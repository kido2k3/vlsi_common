==> flow/design.v <==
module syn_fifo #(
    parameter                           P_DATA_W    = 8,
    parameter                           P_DEPTH     = 8
)(
    input                               clk, 
    input                               rst_n, 
    input       [P_DATA_W - 1   : 0]    i_data,
    input                               i_wr_en,
    input                               i_rd_en,
    output                              o_full,
    output                              o_empty,
    output reg  [P_DATA_W - 1   : 0]    o_data
);
    localparam  P_PTR_W = $clog2(P_DEPTH) + 1;
    reg     [P_PTR_W - 1        : 0] wr_ptr;     
    reg     [P_PTR_W - 1        : 0] rd_ptr;     
    reg     [P_DATA_W - 1       : 0] fifo [P_DEPTH];
    always @(posedge clk) begin
        if(!rst_n) begin
            wr_ptr <= 0;
            rd_ptr <= 0;
            o_data <= 0;
        end else begin
            if(i_wr_en && !o_full) begin
                wr_ptr <= wr_ptr + 1;
                fifo[wr_ptr[0 +: (P_PTR_W - 1)]] <= i_data;
            end
            if(i_rd_en && !o_empty) begin
                rd_ptr <= rd_ptr + 1;
                o_data <= fifo[rd_ptr[0 +: (P_PTR_W - 1)]];
            end
        end
    end
    assign {o_full, o_empty} =      (wr_ptr == rd_ptr) ? 2'b01 :
                                    (wr_ptr[0 +: (P_PTR_W - 1)] == rd_ptr[0 +: (P_PTR_W - 1)]) ? 2'b10 : 2'b00;
endmodule
Step by step through the tools: syn_fifo
What the tools print for syn_fifo, step after step.
Lines are those of the file above, counted from 1.
Operators: Yosys type, input widths -> output width; for muxes data width and select width s.
Cell names lack the library's common part.
The mark n/a stands for no value.
- top module: syn_fifo
- clock: clk
- cell library: sky130hd
- library corner: tt_025C_1v80

After elaboration
Source: Yosys, flattened and elaborated, memories not mapped. Widths are those after wreduce; folded enables and synchronous resets count as part of the registers. Registers that Yosys merges into a memory's read port (data or address) are not register bits. Print and check cells do not count. Equal cells are merged and count once.
Yosys's memory passes give these memory sizes; they may raise the number of words (mostly to a power of two), join words into wider ones and drop unused or constant bits.
- input bits: 12
- noted flip-flop bits (word level): 8
- elaborated cells at 20
- word width x clocked read ports: 8
- noted memories: 1
- noted memory bits (writable): 64
- memory list (name ; words ; width ; read ports ; wr ports ; RTL line ; text):
    fifo ; 8 ; 8 ; 1 ; 1 ; 17 ; reg     [P_DATA_W - 1       : 0] fifo [P_DEPTH];
- $add $sub $neg at 2
- reductions and logical operators at 5
- noted mux-type cells: 8
- noted equal/unequal tests: 2
- operators by type and width (cell ; number):
    $mux 8 ; 2
    $add 4x1->4 const B ; 2
    $mux 3 ; 2
    $eq 4x4->1 ; 1
    $mux 2 ; 2
    $logic_not 1->1 ; 3
    $eq 3x3->1 ; 1
    $logic_and 1x1->1 ; 2
    $mux 1 ; 2

Longest topological paths
Yosys ltp: most cells in a row. Word level: on the elaborated netlist, between registers, memories and ports. Mapped: between sequential cells and ports; inverters and the memories' decode and read muxes count.
- word-level depth at 7
- ABC_AREA: 0
- depth in mapped cells at 6
- depth with buffers taken out: 4

Synthesis result
The flow's flattened synthesis, as Yosys stat reports it; memories are mapped. The netlist is that of the ABC_AREA named above (0 if unset); the other value can give another one.
The area totals of this step are shown rounded.
- cells by type (cell type ; number):
    edfxtp_1 ; 64
    mux4_2 ; 16
    dfxtp_1 ; 16
    mux2i_1 ; 11
    o21ai_0 ; 9
    a21oi_1 ; 8
    buf_6 ; 3
    xor2_2 ; 2
    nand2_1 ; 7
    xor2_1 ; 3
    ha_1 ; 2
    nor4_1 ; 4
    buf_4 ; 3
    nand2b_1 ; 3
    nor2_1 ; 5
    o41ai_2 ; 1
    buf_2 ; 3
    nand3_1 ; 3
Not listed: further types 14, cells in them 21.
- noted flip-flop cells: 80
- cell count: 184
- buffer cells at 12
- chip area (Yosys): 3200 um^2

Timing after synthesis
Source: OpenSTA report_checks on the synthesized netlist (no wires, ideal clock, input and output delay 20% of the period each), path of least setup slack; recovery checks are left aside. Register names are those of the netlist, which keeps one name where synthesis merged equal registers.
- kind: reg-to-reg
- start point: reg rd_ptr[0]
- end point: mem fifo[4][0]
- delay of the path: 2.255 ns
- noted setup slack: 0.205 ns
- data required time: 2.065 ns
- buffers on the path at 2
- stages on the path at 6
- setup time at 0.395 ns
- noted data arrival time: 1.860 ns
- period at 2.46 ns
- synthesis period reached: 2.255 ns
"delay of the path" = arrival - input delay + setup time.
"stages on the path": output pins that drive a net of the path, with the launching flip-flop's if there is one; two outputs of one cell count as two.
"synthesis period reached" = period - worst setup slack (recovery checks aside). The figure is calculated, with input and output delays left at 20% of the set period.
The rows between start and end are the longest chain of elaborated cells between them; the timing report does not say that the signal goes this way. Where chains are equally long, one stands for them.
A line is the first line of the expression or statement that the cell stems from. Yosys adds cells for indexed reads and writes and turns some case tables into memories.
The path ends at the enable pin of a flip-flop; only ways to that pin are counted.
- cells stage by stage: dfxtp_1 > buf_6 > xor2_2 > o41ai_2 > buf_4 > nor4_1
- length of the longest elaborated chain at 7
- elaborated cells between the ends (all ways) at 10
- noted source lines of those cells: 4
- ends and longest elaborated chain, after synthesis (element ; RTL line ; text):
    start, declared ; 16 ; reg     [P_PTR_W - 1        : 0] rd_ptr;
    start, assigned ; 21 ; rd_ptr <= 0;
    start, assigned ; 29 ; rd_ptr <= rd_ptr + 1;
    $eq 3x3->1 ; 35 ; (wr_ptr[0 +: (P_PTR_W - 1)] == rd_ptr[0 +: (P_PTR_W - 1)]) ? 2'b10 : 2'b00;
    $mux 2 ; 35 ;
    $mux 2 ; 34 ; assign {o_full, o_empty} =      (wr_ptr == rd_ptr) ? 2'b01 :
    $logic_not 1->1 ; 24 ; if(i_wr_en && !o_full) begin
    $logic_and 1x1->1 ; 24 ;
    $mux 3 ; 24 ;
    $mux 3 ; 19 ; if(!rst_n) begin
    end, declared ; 17 ; reg     [P_DATA_W - 1       : 0] fifo [P_DEPTH];

Worst path after layout
Path of least setup slack in the final report of job 2 (OpenROAD, finished layout, wires in). Where an end is a register, its clock arrival counts in the times.
- kind: reg-to-reg
- start point: reg rd_ptr[0]
- end point: mem fifo[5][7]
- stages on the path at 7
- noted setup slack: -0.20 ns
- buffers on the path at 2
- noted data arrival time: 1.85 ns
- setup time at 0.28 ns
- data required time: 1.65 ns
- period at 1.59 ns
The rows between start and end are the longest chain of elaborated cells between them; the timing report does not say that the signal goes this way. Where chains are equally long, one stands for them.
The path ends at the enable pin of a flip-flop; only ways to that pin are counted.
- cells stage by stage: dfxtp_2 > buf_12 > xor2_4 > o41ai_4 > or3b_4 > nor2_4 > buf_12
- length of the longest elaborated chain at 7
- elaborated cells between the ends (all ways) at 10
- noted source lines of those cells: 4
- ends and longest elaborated chain, after layout (element ; RTL line ; text):
    start, declared ; 16 ; reg     [P_PTR_W - 1        : 0] rd_ptr;
    start, assigned ; 21 ; rd_ptr <= 0;
    start, assigned ; 29 ; rd_ptr <= rd_ptr + 1;
    $eq 3x3->1 ; 35 ; (wr_ptr[0 +: (P_PTR_W - 1)] == rd_ptr[0 +: (P_PTR_W - 1)]) ? 2'b10 : 2'b00;
    $mux 2 ; 35 ;
    $mux 2 ; 34 ; assign {o_full, o_empty} =      (wr_ptr == rd_ptr) ? 2'b01 :
    $logic_not 1->1 ; 24 ; if(i_wr_en && !o_full) begin
    $logic_and 1x1->1 ; 24 ;
    $mux 3 ; 24 ;
    $mux 3 ; 19 ; if(!rst_n) begin
    end, declared ; 17 ; reg     [P_DATA_W - 1       : 0] fifo [P_DEPTH];

FLOW RESULTS
============

Measured data: module syn_fifo, platform sky130hd, 2 stored runs of the flow under differing settings, order arbitrary. Input and output delays are each 20% of the period that was set; the output load is 0.01 pF.
"clock period achieved" is the run's clock period less its worst setup slack. It is reckoned from that one timing run; input and output delays stay at 20% of the period that was set.
"critical path time": the worst setup path's part of the clock period (all of it between registers, 20% less for each end at a port) less its slack. A launch clock that arrives late makes it longer, a capture clock that arrives late makes it shorter.
"total power of the final layout" rests on the timing tool's default activity at the inputs, not on a simulated workload.
The results are shown rounded.

Job 1
Settings were period_ns = 3.35; CORE_UTILIZATION = 70; PLACE_DENSITY_LB_ADDON = 0.0; HOLD_SLACK_MARGIN = 0.18; CELL_PAD_IN_SITES_DETAIL_PLACEMENT = 1; ABC_AREA = 1; GPL_TIMING_DRIVEN = 0; GPL_ROUTABILITY_DRIVEN = 1; CTS_CLUSTER_SIZE = 95; CTS_CLUSTER_DIAMETER = 249; MAX_ROUTING_LAYER = met5; CAP_MARGIN = 20; CORE_MARGIN = 2; SLEW_MARGIN = 20
- unfinished; error DPL-0033 in placement

Job 2
Settings were period_ns = 1.59; CORE_UTILIZATION = 52; PLACE_DENSITY_LB_ADDON = 0.29; HOLD_SLACK_MARGIN = 0.2; CORE_MARGIN = 8; ABC_AREA = 0; GPL_TIMING_DRIVEN = 0; GPL_ROUTABILITY_DRIVEN = 1; SLEW_MARGIN = 25; MAX_ROUTING_LAYER = met5; CAP_MARGIN = 20
- worst setup slack after layout at -0.20 ns
- die size: 8,900 um^2
- critical path time: 1.79 ns
- type of the worst setup path: reg-to-reg
- smallest hold slack at 0.51 ns
- noted the total power of the final layout: 4.6 mW
- clock period achieved at 1.790 ns
- standard-cell area after layout: 4,200 um^2
- total negative slack on setup checks at -13 ns
- noted the utilization of the finished layout: 70%
- noted the chip area after synthesis (Yosys): 3,200 um^2
